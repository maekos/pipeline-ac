==> flow/design.v <==
`timescale 1ns / 1ps
module ctrl_unit(
	 input clk,
	 input rst,
	 input ena,
    input [5:0] opcode,
	 output reg Branch,
	 output reg MemWrite,
	 output reg MemtoReg,
	 output reg RegDst,
	 output reg RegWrite,
	 output reg ALUSrc,
	 output reg [5:0] AluOp
	);
	assign load		= (~opcode[3]) && (~opcode[4]) && opcode[5];
	assign store	= opcode[3] && (~opcode[4]) && opcode[5];
	assign i_type	= opcode[3] && (~opcode[4]) && (~opcode[5]);
	assign b_type	= (~opcode[1])&&opcode[2]&&(~opcode[3])&&(~opcode[4])&&(~opcode[5]);
	assign r_type	= (~opcode[0])&&(~opcode[1])&&(~opcode[2])&&(~opcode[3])&&(~opcode[4])&&(~opcode[5]);
	assign j 		= (~opcode[0])&&(opcode[1])&&(~opcode[2])&&(~opcode[3])&&(~opcode[4])&&(~opcode[5]);
	always @(posedge clk or posedge rst) begin
		if (rst == 1) begin
			Branch 	<= 0;
			MemWrite <= 0;
			MemtoReg <= 0;
			RegDst 	<= 0;
			RegWrite <= 0;
			ALUSrc 	<= 0;
			AluOp 	<= 0;
		end
		else begin
			if(ena) begin
				if (opcode == 6'b111111) begin
					Branch 	<= 0;
					MemWrite <= 0;
					MemtoReg <= 0;
					RegDst 	<= 0;
					RegWrite <= 0;
					ALUSrc 	<= 0;
					AluOp 	<= 0;
				end
				else begin
					Branch 		<= (~load) && (~store) && (~r_type) && b_type && (~i_type) && (~j);	 
					MemWrite 	<= (~load) && store && (~r_type) && (~b_type) && (~i_type) && (~j);	 
					MemtoReg 	<= load && (~r_type) && (~i_type);																						 
					RegDst 		<= (~load) && (r_type) && (~i_type);																			 
					RegWrite 	<= (load || r_type || i_type) &&(~store) && (~b_type);											 
					ALUSrc 		<= (load || store || i_type) && (~r_type) && (~b_type);															 
					AluOp[0] 	<= (~load) && (~store) && (~r_type) && (b_type || i_type);
					AluOp[1] 	<= (r_type || i_type) && (~load) && (~store) && (~b_type);
					AluOp[2] 	<= opcode[0];
					AluOp[3] 	<= opcode[1];
					AluOp[4] 	<= opcode[2];
					AluOp[5] 	<= opcode[3] & (~opcode[5]);  
				end
			end
		end
	end
endmodule
`timescale 1ns / 1ps
module decode_stage(
	 input clk,
	 input rst,
	 input ena,
	 input stop,
	 input reg_write_in,
	 input [31:0] instruccion,
    input [4:0] WR,
    input [31:0] WD,
    output [31:0] data1,
    output [31:0] data2,
    output [31:0] ext_sig,
	 output [11:0] palabra_salida,
	 output wire [1023:0] registros
    ); 
	 wire [5:0] alu_op;
	 register_bank banco (
		.clk(clk),
		.rst(rst),
		.read_register1(instruccion[25:21]), 
		.read_register2(instruccion[20:16]), 
		.write_register(WR), 
		.write_data(WD), 
		.Reg_write(reg_write_in), 
		.busA(data1), 
		.busB(data2),
		.registros(registros)
	);
	sign_extended extension_signo (
		.rst(rst),
		.clk(clk),
		.offset(instruccion[15:0]), 
		.extension(ext_sig)
	);
	ctrl_unit unidad_control (
		.clk(clk),
		.rst(rst),
		.ena(ena),
		.opcode(instruccion[31:26]),
		.Branch(branch),
		.MemWrite(mem_write), 
		.MemtoReg(mem_to_reg), 
		.RegDst(reg_dst), 
		.RegWrite(reg_write_out), 
		.ALUSrc(alu_src), 
		.AluOp(alu_op)
	);
	wire [11:0] word;
	assign word = {branch, mem_write, mem_to_reg, reg_dst, reg_write_out, alu_src, alu_op[5:0]};
	mux #(.nbits(12)) mux1(
		.rst(rst),
		.dec(stop),
		.msb(12'b0),
		.lsb(word),
		.out(palabra_salida)
	);	
endmodule
`timescale 1ns / 1ps
module mux #(parameter nbits = 7)(
	 input rst,
    input [nbits-1:0] msb,
    input [nbits-1:0] lsb,
    output reg [nbits-1:0] out,
    input dec
    );
	 always@(msb or lsb or dec or rst) begin
		if (rst == 1) out <= 0;
		else begin
			 if (dec == 0) begin
				out <= lsb;
			 end
			 else begin
				out <= msb;
			 end
		end	
	 end
endmodule
`timescale 1ns / 1ps
module register_bank(
	 input clk,
	 input rst,
    input [4:0]read_register1,	 
	 input [4:0]read_register2,	 
	 input [4:0]write_register,			 
	 input [31:0]write_data,		 
	 input Reg_write,					 
	 output reg [31:0] busA,
    output reg [31:0] busB,
	 output wire [1023:0] registros
    );
	reg [31:0] registers [31:0];
	assign registros = ({registers[31], registers[30], registers[29], registers[28], registers[27], registers[26], registers[25], registers[24], registers[23], registers[22], registers[21], registers[20], registers[19], registers[18], registers[17], registers[16], registers[15], registers[14], registers[13], registers[12], registers[11], registers[10], registers[9], registers[8], registers[7], registers[6], registers[5], registers[4], registers[3], registers[2], registers[1], registers[0]});
	always@(posedge clk or posedge rst) begin  
		if (rst == 1) begin
			registers[0] <= 0;
			registers[1] <= 0;
			registers[2] <= 0;
			registers[3] <= 0;
			registers[4] <= 0;
			registers[5] <= 0;
			registers[6] <= 0;
			registers[7] <= 0;
			registers[8] <= 0;
			registers[9] <= 0;
			registers[10] <= 0;
			registers[11] <= 0;
			registers[12] <= 0;
			registers[13] <= 0;
			registers[14] <= 0;
			registers[15] <= 0;
			registers[16] <= 0;
			registers[17] <= 0;
			registers[18] <= 0;
			registers[19] <= 0;
			registers[20] <= 0;
			registers[21] <= 0;
			registers[22] <= 0;
			registers[23] <= 0;
			registers[24] <= 0;
			registers[25] <= 0;
			registers[26] <= 0;
			registers[27] <= 0;
			registers[28] <= 0;
			registers[29] <= 0;
			registers[30] <= 0;
			registers[31] <= 0;
		end
		else begin
			if(Reg_write==1) begin
					registers[write_register] <= write_data;
			end
		end
	end
	always @(posedge clk) begin
		busA <= registers[read_register1];
		busB <= registers[read_register2];
	end
endmodule
`timescale 1ns / 1ps
module sign_extended(
	 input clk,
	 input rst,
    input [15:0] offset,
    output reg[31:0] extension
    );
	 always @(posedge clk or posedge rst) begin
		if (rst == 1) extension <= 0;
		else extension <= {{16{offset[15]}},offset};
	 end
endmodule
Step by step through the tools: decode_stage
Tool output for the design above, in the order of the flow.
Lines are those of the file above, counted from 1.
Library cell names are shortened.
{ "setup": {"top_module": "decode_stage", "clock_port": "clk", "cell_library": "sky130hd", "pvt_corner": "tt_025C_1v80"} }

Word-level counts
Counts by Yosys on the flattened word-level netlist (proc, flatten, opt, wreduce). Print and check cells are left out. Cells with the same type and inputs are merged into one.
{ "bits": {"register_bits": 1116, "input_bits": 74, "out_inout_bits": 1132, "wordCells": 252} }
{ "classes": {"n_eq": 94, "mux": 16, "n_logic": 13, "reduce_and_logical": 82} }
{ "op_table": {"columns": ["cell", "count"], "rows": [
  ["32-bit parallel mux with 32-bit select", 2],
  ["5-bit == test (second input constant)", 48],
  ["5-bit by 4-bit == test with 1-bit output (second input constant)", 24],
  ["2-bit AND reduction", 32],
  ["5-bit by 3-bit == test with 1-bit output (second input constant)", 12],
  ["1-bit logical AND", 41],
  ["5-bit by 2-bit == test with 1-bit output (second input constant)", 6],
  ["12-bit 2-to-1 mux", 2],
  ["5-bit by 1-bit == test with 1-bit output (second input constant)", 3],
  ["5-bit logical NOT", 3],
  ["1-bit inverter", 12],
  ["1-bit 2-to-1 mux", 12],
  ["1-bit logical OR", 6],
  ["6-bit == test (second input constant)", 1],
  ["1-bit AND", 1]
]} }

Depth
Yosys ltp: most cells in a row. Word level: on the elaborated netlist, between registers, memories and ports. Mapped: between sequential cells and ports; inverters and the memories' decode and read muxes count.
{ "depth": {"word_depth": 12, "abc_area": 0, "depth_mapped": 10, "ltp_nobuf": 6} }

Mapped cells and area
Source: synth_stat.txt of the flow (Yosys; design flattened, memories mapped). It holds for the ABC_AREA given above (unset counts as 0); a run with the other value may have another netlist.
{ "mapped": {"mapped_cells": 4537, "mapped_area_um2": 53806.6, "sequential_area_um2": 27606.5, "ff_cells": 1116, "n_buf": 445} }
{ "by_type": {"columns": ["cell_type", "count", "area_total_um2"], "rows": [
  ["dfrtp_1", 1052, 2.63E+04],
  ["mux2_2", 1034, 1.16E+04],
  ["a22oi_1", 765, 5.74E+03],
  ["dfxtp_1", 64, 1.28E+03],
  ["clkbuf_1", 241, 904.618],
  ["nand2_1", 235, 882.096],
  ["nand4_1", 99, 619.344],
  ["nor2_1", 151, 566.794],
  ["buf_2", 104, 520.499],
  ["a21oi_1", 87, 435.418],
  ["a22o_1", 45, 394.128],
  ["mux2i_1", 39, 390.374],
  ["nor3_1", 71, 355.341],
  ["buf_4", 34, 255.245],
  ["a221oi_1", 28, 245.235],
  ["buf_1", 63, 236.477],
  ["nand3_1", 41, 205.197],
  ["a222oi_1", 19, 190.182]
]} }
Not listed: further types 49, cells in them 365.
The figures by module come from a second, unflattened synthesis with its own total; it is not the netlist above.
{ "unflattened": {"hier_cells": 4553, "hier_area_um2": 54018.1} }
Each row is one instance without its submodules.
{ "by_module": {"columns": ["mod", "instances", "n_cells", "mod_area_um2", "seq_area_um2"], "rows": [
  ["register_bank", 1, 4434, 52729.3, 26905.8],
  ["ctrl_unit", 1, 59, 580.6, 300.3],
  ["sign_extended", 1, 33, 524.3, 400.4],
  ["mux (nbits=12)", 1, 26, 180.2, 0.0],
  ["decode_stage", 1, 1, 3.8, 0.0]
]} }

Path before layout
Source: OpenSTA report_checks on the synthesized netlist (no wires, ideal clock, input and output delay 20% of the period each), path of least setup slack; recovery checks are left aside. Register names are those of the netlist, which keeps one name where synthesis merged equal registers.
{ "synth_timing": {"kind": "input port to flip-flop", "start": "input instruccion[22]", "end": "register banco.busA[8]", "period_ps": 4130, "in_delay_ps": 826, "setup_time_ps": 122, "launch_ps": 826, "arrival_ps": 2360, "required_ps": 4008, "path_slack_ps": 1648, "delay_ps": 1656, "stages": 8, "n_path_buf": 2, "synth_period_reached_ps": 2482} }
"delay_ps" = arrival - input delay + setup time.
"stages": output pins that drive a net of the path, with the launching flip-flop's if there is one; two outputs of one cell count as two.
"synth_period_reached_ps" = period - worst setup slack (recovery checks aside). The figure is calculated, with input and output delays left at 20% of the set period.
Between the ends stands the longest chain of elaborated cells between them, by number of cells; it is not shown to be the way that was timed. Of several equally long chains one is given.
Each line given opens the expression or statement behind the cell; cells for indexed reads and writes are added by Yosys, which also makes memories of some case tables.
{ "synth_via": {"cell_sequence": "buf_4 > nand2b_1 > buf_4 > nor2_4 > a22oi_1 > nand2_1 > or4_1 > o32a_1", "elab_chain_cells": 2, "cells_between": 33, "lines_between": 1, "cone_classes": "eq/ne: 31; mux: 1; reduce/logical: 1"} }
{ "synth_rtl": {"columns": ["item", "line_no", "rtl"], "rows": [
  ["from (decl)", 67, "input [31:0] instruccion,"],
  ["5-bit == test", 195, "busA <= registers[read_register1];"],
  ["32-bit parallel mux with 32-bit select", 195, null],
  ["to (assign)", 195, null],
  ["to (decl)", 147, "output reg [31:0] busA,"]
]} }

==> runs of decode_stage <==
Top module decode_stage; platform sky130hd; tools Yosys and OpenROAD; 2 stored runs in no particular order. Input and output delays are each 20% of the period that was set; the output load is 0.01 pF.

Record 1
==> flow/run.sh <==
#!/bin/bash
# the make line also repeats the synthesis and layout settings of config.mk as NAME=value (left out here)
make -C /OpenROAD-flow-scripts/flow DESIGN_CONFIG=/design/flow/config.mk WORK_HOME=/design/flow/orfs CLKGATE_MAP_FILE= finish
==> flow/config.mk <==
export PLATFORM = sky130hd
export DESIGN_NAME = decode_stage
export DESIGN_NICKNAME = decode_stage
export VERILOG_FILES = /design/flow/design.v
export SDC_FILE = /design/flow/constraint.sdc
export NUM_CORES = 4
export LEC_CHECK = 0
export CAP_MARGIN = 20
export CORE_MARGIN = 10
export CORE_UTILIZATION = 56
export CTS_CLUSTER_DIAMETER = 182
export GPL_ROUTABILITY_DRIVEN = 0
export MIN_ROUTING_LAYER = met2
export SLEW_MARGIN = 20
export TNS_END_PERCENT = 90
==> flow/constraint.sdc <==
create_clock -name core_clock -period 4.27 [get_ports {clk}]
set_input_delay 0.8540 -clock core_clock [delete_from_list [all_inputs] [get_ports {clk}]]
set_output_delay 0.8540 -clock core_clock [all_outputs]
set_load 0.01 [all_outputs]

==> results of record 1, as JSON <==
{
  "outcome": "not finished: placement ended with error PPL-0024"
}

Record 2
==> flow/run.sh <==
#!/bin/bash
# the make line also repeats the synthesis and layout settings of config.mk as NAME=value (left out here)
make -C /OpenROAD-flow-scripts/flow DESIGN_CONFIG=/design/flow/config.mk WORK_HOME=/design/flow/orfs CLKGATE_MAP_FILE= finish
==> flow/config.mk <==
export PLATFORM = sky130hd
export DESIGN_NAME = decode_stage
export DESIGN_NICKNAME = decode_stage
export VERILOG_FILES = /design/flow/design.v
export SDC_FILE = /design/flow/constraint.sdc
export NUM_CORES = 4
export LEC_CHECK = 0
export CAP_MARGIN = 15
export CELL_PAD_IN_SITES_GLOBAL_PLACEMENT = 3
export CORE_MARGIN = 2
export CORE_UTILIZATION = 49
export MAX_ROUTING_LAYER = met4
export PLACE_DENSITY_LB_ADDON = 0.21
export SLEW_MARGIN = 20
==> flow/constraint.sdc <==
create_clock -name core_clock -period 3.42 [get_ports {clk}]
set_input_delay 0.6840 -clock core_clock [delete_from_list [all_inputs] [get_ports {clk}]]
set_output_delay 0.6840 -clock core_clock [all_outputs]
set_load 0.01 [all_outputs]

==> results of record 2, as JSON <==
{
  "outcome": "not finished: placement ended with error FLW-0024"
}
